==> flow/design.v <==
module xlr8_rc_input
 #(parameter NUM_PWM_RECVS       = 4,
   parameter PRCR_ADDR           = 6'h0,  
   parameter PRPULSE_WIDTH1_ADDR = 6'h0,  
   parameter PRPULSE_WIDTH0_ADDR = 6'h0)  
  (input logic clk,
  input logic                   en1mhz,  
  input logic                   rstn,
  input [5:0]                   adr,
  input [7:0]                   dbus_in,
  output [7:0]                  dbus_out,
  input                         iore,
  input                         iowe,
  output wire                   io_out_en,
  input wire [7:0]              ramadr,
  input wire                    ramre,
  input wire                    ramwe,
  input wire                    dm_sel,
  output logic [NUM_PWM_RECVS-1:0]  pwm_recvs_en,
  input  logic [NUM_PWM_RECVS-1:0]  pw_in
  );
  localparam  PRCR_DM_LOC             = (PRCR_ADDR >= 16'h60) ? 1 : 0;
  localparam  PRPULSE_WIDTH1_DM_LOC   = (PRPULSE_WIDTH1_ADDR >= 16'h60) ? 1 : 0;
  localparam  PRPULSE_WIDTH0_DM_LOC   = (PRPULSE_WIDTH0_ADDR >= 16'h60) ? 1 : 0;
  localparam PREN_BIT   = 7;  
  localparam PRDIS_BIT  = 6;  
  localparam PRUP_BIT   = 5;  
  localparam PRCHAN_LSB = 0;    
  logic prcr_sel;
  logic pr_pulse_width1_sel;
  logic pr_pulse_width0_sel;
  logic prcr_we ;
  logic prcr_re ;
  logic pr_pulse_width1_re ;
  logic pr_pulse_width0_re ;
  logic [7:0] prcr_rdata;
  logic [7:0] pr_pulse_width1_rdata;
  logic [7:0] pr_pulse_width0_rdata;
  logic       PREN;                           
  logic [4:0] PRCHAN;                         
  logic [4:0] chan_in;
  logic [15:0] pw_count [NUM_PWM_RECVS-1:0];  
  logic [15:0] chan_pw [NUM_PWM_RECVS-1:0];   
  logic [NUM_PWM_RECVS-1:0] pw_sync_in_1;     
  logic [NUM_PWM_RECVS-1:0] pw_sync_in_2;     
  logic state;                                
  logic hold_pwm;                             
  logic [9:0] timer_1ms;                            
  logic en1ms;                                      
  logic [5:0] watchdog_timer [NUM_PWM_RECVS-1:0];   
  logic [NUM_PWM_RECVS-1:0] watchdog_expired;       
  localparam IDLE = 1'b0;
  localparam ONE_READ = 1'b1;
  assign prcr_sel            = PRCR_DM_LOC           ?  (dm_sel && ramadr == PRCR_ADDR )   : (adr[5:0] == PRCR_ADDR[5:0] ); 
  assign pr_pulse_width1_sel = PRPULSE_WIDTH1_DM_LOC ?  (dm_sel && ramadr == PRPULSE_WIDTH1_ADDR ) : (adr[5:0] == PRPULSE_WIDTH1_ADDR[5:0] );
  assign pr_pulse_width0_sel = PRPULSE_WIDTH0_DM_LOC ?  (dm_sel && ramadr == PRPULSE_WIDTH0_ADDR ) : (adr[5:0] == PRPULSE_WIDTH0_ADDR[5:0] );
  assign prcr_we             = prcr_sel            && (PRCR_DM_LOC           ?  ramwe : iowe); 
  assign prcr_re             = prcr_sel            && (PRCR_DM_LOC           ?  ramre : iore); 
  assign pr_pulse_width1_re  = pr_pulse_width1_sel && (PRPULSE_WIDTH1_DM_LOC ?  ramre : iore);
  assign pr_pulse_width0_re  = pr_pulse_width0_sel && (PRPULSE_WIDTH0_DM_LOC ?  ramre : iore); 
  assign dbus_out  = ({8{prcr_sel}}            & prcr_rdata)            |
                     ({8{pr_pulse_width1_sel}} & pr_pulse_width1_rdata) | 
                     ({8{pr_pulse_width0_sel}} & pr_pulse_width0_rdata); 
  assign io_out_en = prcr_re            || 
                     pr_pulse_width1_re ||
                     pr_pulse_width0_re; 
  assign chan_in = dbus_in[PRCHAN_LSB +: 5];
  always @(posedge clk or negedge rstn)
    begin
      if (!rstn)
        begin
          PREN             <= 1'b0;
          PRCHAN           <= 5'h0;
          pwm_recvs_en     <= {NUM_PWM_RECVS{1'b0}};
        end
      else if (prcr_we)
        begin
          PREN   <= dbus_in[PREN_BIT]       ||   (pwm_recvs_en[chan_in] && ~dbus_in[PRDIS_BIT]);
          PRCHAN                <= chan_in;
          pwm_recvs_en[chan_in] <= dbus_in[PREN_BIT] | (pwm_recvs_en[chan_in] && ~dbus_in[PRDIS_BIT]);
        end
      else
        begin
          PREN     <= pwm_recvs_en[PRCHAN];
        end
    end  
  assign prcr_rdata = ({7'h0,PREN}     << PREN_BIT) |
                      ({5'h0,PRCHAN}   << PRCHAN_LSB);
  assign pr_pulse_width1_rdata = chan_pw[PRCHAN][15:8];
  assign pr_pulse_width0_rdata = chan_pw[PRCHAN][7:0];
  always@(posedge clk or negedge rstn) begin
    if (!rstn)
      begin
        timer_1ms <= 10'b0;
        en1ms     <= 1'b0;
      end
    else
      begin
        if (en1mhz)
          begin
            if (timer_1ms <= 1000)
              begin
                timer_1ms <= timer_1ms + 1'b1;
                en1ms <= 1'b0;
              end
            else
              begin
                timer_1ms <= 10'b0;
                en1ms     <= 1'b1;
              end
          end
        else
          begin
            timer_1ms <= timer_1ms;
            en1ms <= en1ms;
          end
      end
  end  
  genvar i;
  generate
  for (i=0;i<NUM_PWM_RECVS;i++) begin : gen_sync
    always @(posedge clk or negedge rstn) begin
      if (!rstn)
        begin
          pw_sync_in_1[i] <= 1'b0;
          pw_sync_in_2[i] <= 1'b0;
        end
      else
        begin
          if (en1mhz)
            begin
              pw_sync_in_1[i] <= pw_in[i];         
              pw_sync_in_2[i] <= pw_sync_in_1[i];  
            end
          else
            begin
              pw_sync_in_1[i] <= pw_sync_in_1[i];  
              pw_sync_in_2[i] <= pw_sync_in_2[i];  
            end
        end
    end  
  end  
  endgenerate
  generate
  for (i=0;i<NUM_PWM_RECVS;i++) begin : gen_watchdog
    always @(posedge clk or negedge rstn) begin
      if (!rstn)
        begin
          watchdog_timer[i] <= 6'b0;
          watchdog_expired[i] <= 1'b0;
        end
      else
        begin
          if (en1mhz)
            begin
              if (pw_sync_in_1[i] && !pw_sync_in_2[i])  
                begin
                  watchdog_timer[i] <= 6'b0;           
                  watchdog_expired[i] <= 1'b0;         
                end
              else if (en1ms)
                begin
                  if (watchdog_timer[i] < 6'd50)       
                    begin
                      watchdog_timer[i] <= watchdog_timer[i] + 1'b1;
                      watchdog_expired[i] <= 1'b0;     
                    end
                  else
                    begin
                      watchdog_timer[i] <= watchdog_timer[i];
                      watchdog_expired[i] <= 1'b1;     
                    end
                end
              else
                begin  
                  watchdog_timer[i] <= watchdog_timer[i];         
                  watchdog_expired[i] <= watchdog_expired[i];     
                end
            end
          else  
            begin
              watchdog_timer[i] <= watchdog_timer[i];             
              watchdog_expired[i] <= watchdog_expired[i];         
            end
        end
    end  
  end  
  endgenerate
  generate
  for (i=0;i<NUM_PWM_RECVS;i++) begin : gen_tim
    always @(posedge clk or negedge rstn) begin
      if (!rstn)
        begin
          pw_count[i] <= 16'h0;
          chan_pw[i] <= 16'b0;
        end
      else if (pwm_recvs_en[i])                            
        begin
          if(en1mhz)
            begin
              if (watchdog_expired[i])
                begin
                  pw_count[i] <= 16'h0;
                  chan_pw[i] <= 16'b0;
                end
              else if (pw_sync_in_1[i] == 1'b1 && pw_sync_in_2[i] == 1'b0)  
                begin
                  pw_count[i] <= 16'd1;                    
                  chan_pw[i] <= chan_pw[i];                
                end
              else if (pw_sync_in_1[i] == 1'b1 && pw_sync_in_2[i] == 1'b1)  
                begin
                  chan_pw[i] <= chan_pw[i];                
                  if (pw_count[i] < 16'hfffe)              
                    pw_count[i] <= (pw_count[i] + 16'd1);  
                  else
                    pw_count[i] <= pw_count[i];
                end
              else if (pw_sync_in_1[i] == 1'b0 && pw_sync_in_2[i] == 1'b1)  
                begin
                  pw_count[i] <= pw_count[i];              
                  if (!hold_pwm)
                    begin
                      chan_pw[i] <= pw_count[i];           
                    end
                  else
                    begin
                      chan_pw[i] <= chan_pw[i];            
                    end
                end
              else                                                          
                begin
                  pw_count[i] <= pw_count[i];              
                  if (!hold_pwm)
                    begin
                      chan_pw[i] <= pw_count[i];           
                    end
                  else
                    begin
                      chan_pw[i] <= chan_pw[i];            
                    end
                end
            end
          else  
            begin
              pw_count[i] <= pw_count[i];  
              chan_pw[i] <= chan_pw[i];
            end
        end
      else  
        begin
          pw_count[i] <= 16'h0;
          chan_pw[i] <= 16'b0;
        end
    end  
  end  
  endgenerate
  always @(posedge clk or negedge rstn)
    begin
      if (!rstn)
        begin
          state <= IDLE;
          hold_pwm <= 1'b0;
        end
      else
        begin
          case (state)
            IDLE:
              begin
                if (pr_pulse_width0_re || pr_pulse_width1_re)  
                  begin
                    state <= ONE_READ;
                    hold_pwm <= 1'b1;                          
                  end
                else
                  begin
                    state <= IDLE;                             
                    hold_pwm <= 1'b0;
                  end
              end
            ONE_READ:                                          
              begin
                if (prcr_we)                                   
                  begin
                    state <= IDLE;
                    hold_pwm <= 1'b0;
                  end
                else if (pr_pulse_width0_re || pr_pulse_width1_re)
                  begin                                        
                    state <= IDLE;
                    hold_pwm <= 1'b0;                          
                  end
                else
                  begin                                        
                    state <= ONE_READ;
                    hold_pwm <= 1'b1;
                  end
              end
          endcase
        end
    end
endmodule
### Step by step through the tools: xlr8_rc_input

Tool output for the design above, in the order of the flow.
Lines are those of the file above, counted from 1.
Library cell names are shortened.
A cell with n/a has no value.

| set-up | value |
|---|---|
| top module | xlr8_rc_input |
| clock input | clk |
| library | sky130hd |
| library corner | tt_025C_1v80 |

### After elaboration

Counts by Yosys on the flattened word-level netlist (proc, flatten, opt, wreduce). Print and check cells are left out. Cells with the same type and inputs are merged into one.

| word-level totals | value |
|---|---|
| bits in registers | 186 |
| latch bits | 0 |
| bits in writable memories | 0 |
| memory bits (read-only) | 0 |
| clocked read ports x word width | 0 |
| memories kept | 0 |
| input port bits | 34 |
| output and inout bits | 13 |
| cells after elaboration | 222 |

| operators by class | value |
|---|---|
| add/subtract/negate cells | 10 |
| multipliers | 0 |
| divide/modulo/power cells | 0 |
| magnitude comparators | 9 |
| eq/ne operators | 27 |
| shift operators | 4 |
| muxes and demuxes | 80 |
| bitwise gates (word level) | 16 |
| reduce/logical cells | 46 |

Operators by type and width:

| operator | number |
|---|---|
| 16-bit 2-to-1 mux | 48 |
| 6-bit 2-to-1 mux | 12 |
| 16-bit by 1-bit adder with 16-bit output (second input constant) | 4 |
| 16-bit < comparator (second input constant) | 4 |
| 16-bit case mux with 4-bit select | 1 |
| 4-bit by 1-bit != test with 1-bit output (second input constant) | 8 |
| 3-bit != test (second input constant) | 8 |
| 3-bit AND reduction | 8 |
| 6-bit by 1-bit adder with 6-bit output (second input constant) | 4 |
| 6-bit by 3-bit != test with 1-bit output (second input constant) | 4 |
| 6-bit < comparator (second input constant) | 4 |
| 8-bit bitwise AND | 3 |
| 1-bit 2-to-1 mux | 17 |
| 2-bit nonzero test | 8 |
| 4-bit AND reduction | 4 |
| 8-bit bitwise OR | 2 |
| 1-bit logical AND | 15 |
| 10-bit by 1-bit adder with 10-bit output (second input constant) | 1 |
| 10-bit less-or-equal comparator (second input constant) | 1 |
| 4-bit by 5-bit indexed select with 1-bit output | 2 |
| 10-bit 2-to-1 mux | 1 |
| 2-bit != test (second input constant) | 4 |
| 2-bit AND reduction | 4 |
| 8-bit by 5-bit bitwise OR with 8-bit output | 1 |
| 1-bit by 6-bit variable shift with 4-bit output | 1 |
| 1-bit by 6-bit variable shift with 4-bit output (first input constant) | 1 |
| 1-bit inverter | 6 |
| 5-bit negation with 6-bit output | 1 |

Not listed: further kinds 11, cells in them 15.

### Depth

Yosys ltp: most cells in a row. Word level: on the elaborated netlist, between registers, memories and ports. Mapped: between sequential cells and ports; inverters and the memories' decode and read muxes count.

| logic depth | value |
|---|---|
| depth after elaboration | 7 |
| ABC_AREA | 0 |
| gate-level depth with buffers | 8 |

### Synthesis result

The flow's flattened synthesis, as Yosys stat reports it; memories are mapped. The netlist is that of the ABC_AREA named above (0 if unset); the other value can give another one.

| synthesis totals | value |
|---|---|
| standard cells after synthesis | 1016 |
| cell area after synthesis | 9108.7 um^2 |
| area of sequential cells | 4454.3 um^2 |
| flip-flop cells | 178 |

Cell types:

| cell | number | total area (um^2) |
|---|---|---|
| dfrtp_1 | 178 | 4.45E+03 |
| nand2_1 | 183 | 686.909 |
| nand3_1 | 101 | 505.485 |
| nor2_1 | 90 | 337.824 |
| o21ai_0 | 55 | 275.264 |
| a21oi_1 | 36 | 180.173 |
| xnor2_1 | 20 | 175.168 |
| clkbuf_1 | 46 | 172.666 |
| xor2_1 | 19 | 166.41 |
| mux2_2 | 14 | 157.651 |
| nor3_1 | 28 | 140.134 |
| ha_1 | 11 | 137.632 |
| o31ai_1 | 18 | 135.13 |
| nand2b_1 | 16 | 100.096 |
| and3_1 | 15 | 93.84 |
| a211oi_1 | 12 | 90.086 |
| o211ai_1 | 11 | 82.579 |
| nand4_1 | 13 | 81.328 |

Other cell types: 41; their cells: 150.

### Path before layout

OpenSTA on the mapped netlist: ideal clock, no wires. The path of least setup slack (recovery checks aside). Input and output delay are each 20% of the period. Register names are those of the netlist, which keeps one name where synthesis merged equal registers.

| path after synthesis | value |
|---|---|
| kind | input-to-reg |
| start point | input port adr[3] |
| end point | register pwm_recvs_en[0] |
| clock period | 2080 ps |
| input delay | 416 ps |
| library setup time | 128 ps |
| launch time at the first pin | 416 ps |
| arrival | 2089 ps |
| data required time | 1952 ps |
| path slack | -137 ps |
| path delay | 1801 ps |
| stages | 6 |
| synthesis period reached | 2217 ps |

"path delay" is the arrival time less input delay plus setup time.
"stages" counts driving pins, that of a launching flip-flop among them; a cell with two outputs on the path counts twice.
"synthesis period reached" is the clock period less the worst setup slack; recovery checks do not enter. This is arithmetic on one report: input and output delays are still those of the set period (20% each).
The rows between start and end are the longest chain of elaborated cells between them; the timing report does not say that the signal goes this way. Where chains are equally long, one stands for them.
A line is the first line of the expression or statement that the cell stems from. Yosys adds cells for indexed reads and writes and turns some case tables into memories.

| on the way, after synthesis | value |
|---|---|
| cells stage by stage | or4_4 > or4b_4 > buf_6 > nor2_4 > o2111ai_1 > mux2_1 |
| length of the longest elaborated chain | 2 |

RTL lines, path after synthesis:

| what | RTL line | RTL |
|---|---|---|
| start, declared | 9 | `input [5:0]                   adr,` |
| 6-bit logical NOT | 54 | `assign prcr_sel            = PRCR_DM_LOC           ?  (dm_sel && ramadr == PRCR_ADDR )   : (adr[5:0] == PRCR_A ...` |
| 1-bit logical AND | 57 | `assign prcr_we             = prcr_sel            && (PRCR_DM_LOC           ?  ramwe : iowe);` |
| end, assigned | 74 | `pwm_recvs_en     <= {NUM_PWM_RECVS{1'b0}};` |
| end, assigned | 80 | `pwm_recvs_en[chan_in] <= dbus_in[PREN_BIT] \| (pwm_recvs_en[chan_in] && ~dbus_in[PRDIS_BIT]);` |
| end, declared | 19 | `output logic [NUM_PWM_RECVS-1:0]  pwm_recvs_en,` |

### Path in the finished layout

From the final timing report of run A: the path of least setup slack in the routed layout; clock arrival at registers is part of the times.
The path's times are printed in steps of 10 ps; the period is the one set.

| path after layout | value |
|---|---|
| kind | input-to-output |
| start point | input port adr[3] |
| end point | output port dbus_out[4] |
| clock period | 3750 ps |
| input delay | 750 ps |
| output delay | 750 ps |
| launch time at the first pin | 750 ps |
| arrival | 2890 ps |
| data required time | 3000 ps |
| path slack | 110 ps |
| stages | 6 |

The rows between start and end are the longest chain of elaborated cells between them; the timing report does not say that the signal goes this way. Where chains are equally long, one stands for them.

| on the way, after layout | value |
|---|---|
| cells stage by stage | clkdlybuf4s50_1 > or4_4 > nor3_1 > buf_4 > o31a_1 > clkdlybuf4s50_1 |
| length of the longest elaborated chain | 4 |

RTL lines, path after layout:

| what | RTL line | RTL |
|---|---|---|
| start, declared | 9 | `input [5:0]                   adr,` |
| 6-bit logical NOT | 54 | `assign prcr_sel            = PRCR_DM_LOC           ?  (dm_sel && ramadr == PRCR_ADDR )   : (adr[5:0] == PRCR_A ...` |
| 8-bit bitwise AND | 61 | `assign dbus_out  = ({8{prcr_sel}}            & prcr_rdata)            \|` |
| 8-bit bitwise OR x2 | 61 |  |
| end, declared | 11 | `output [7:0]                  dbus_out,` |

Subject: flow runs of xlr8_rc_input

Hi,

Record of 2 stored runs of the RTL-to-layout flow on xlr8_rc_input, platform sky130hd. The runs are unordered. Constraints: input delay and output delay 20% of the set period each, output load 0.01 pF.
"clock period reached" = clock period - worst setup slack. The figure is calculated, with input and output delays left at 20% of the set period.
"time used up by the worst setup path" is the time allowed to the run's worst setup path (the clock period less input and output delay, where it has them) less its slack. Clock arrival times count: a late capture clock shortens it, a late launch clock lengthens it.
"total power of the final layout" is the tool's figure for a default switching activity; nothing was simulated.
"time used up by the worst setup path" is known to 10 ps.
Among the settings, -- means not set for that run.
A result given as -- is not shown for that run.

| run | period_ns | CAP_MARGIN | CORE_MARGIN | CORE_UTILIZATION | SLEW_MARGIN | SETUP_SLACK_MARGIN | CELL_PAD_IN_SITES_GLOBAL_PLACEMENT | CELL_PAD_IN_SITES_DETAIL_PLACEMENT | ABC_AREA | CTS_CLUSTER_DIAMETER | MIN_ROUTING_LAYER | MAX_ROUTING_LAYER | utilization in the final report (%) | chip area in the Yosys report (um^2) | worst slack on setup checks (ps) | standard-cell area after layout (um^2) | time used up by the worst setup path (ps) | critical path type | die size (um^2) | total power of the final layout (uW) | clock period reached (ps) | sum of negative setup slack (ps) |
|---|---|---|---|---|---|---|---|---|---|---|---|---|---|---|---|---|---|---|---|---|---|---|
| run A | 3.75 | 20 | 2 | 40 | 20 | -- | -- | -- | -- | -- | -- | -- | 46.0 | 9108.7 | 115 | 10359.9 | 2140 | input-to-output | 23995.6 | 4385 | 3635 | 0 |
| run B | 3.28 | 20 | 6 | 45 | 15 | 0.78 | 0 | 2 | 1 | 177 | met1 | met4 | -- | -- | -- | -- | -- | -- | -- | -- | -- | -- |

Run B: stopped before the end: clock tree synthesis reported DPL-0033

Regards
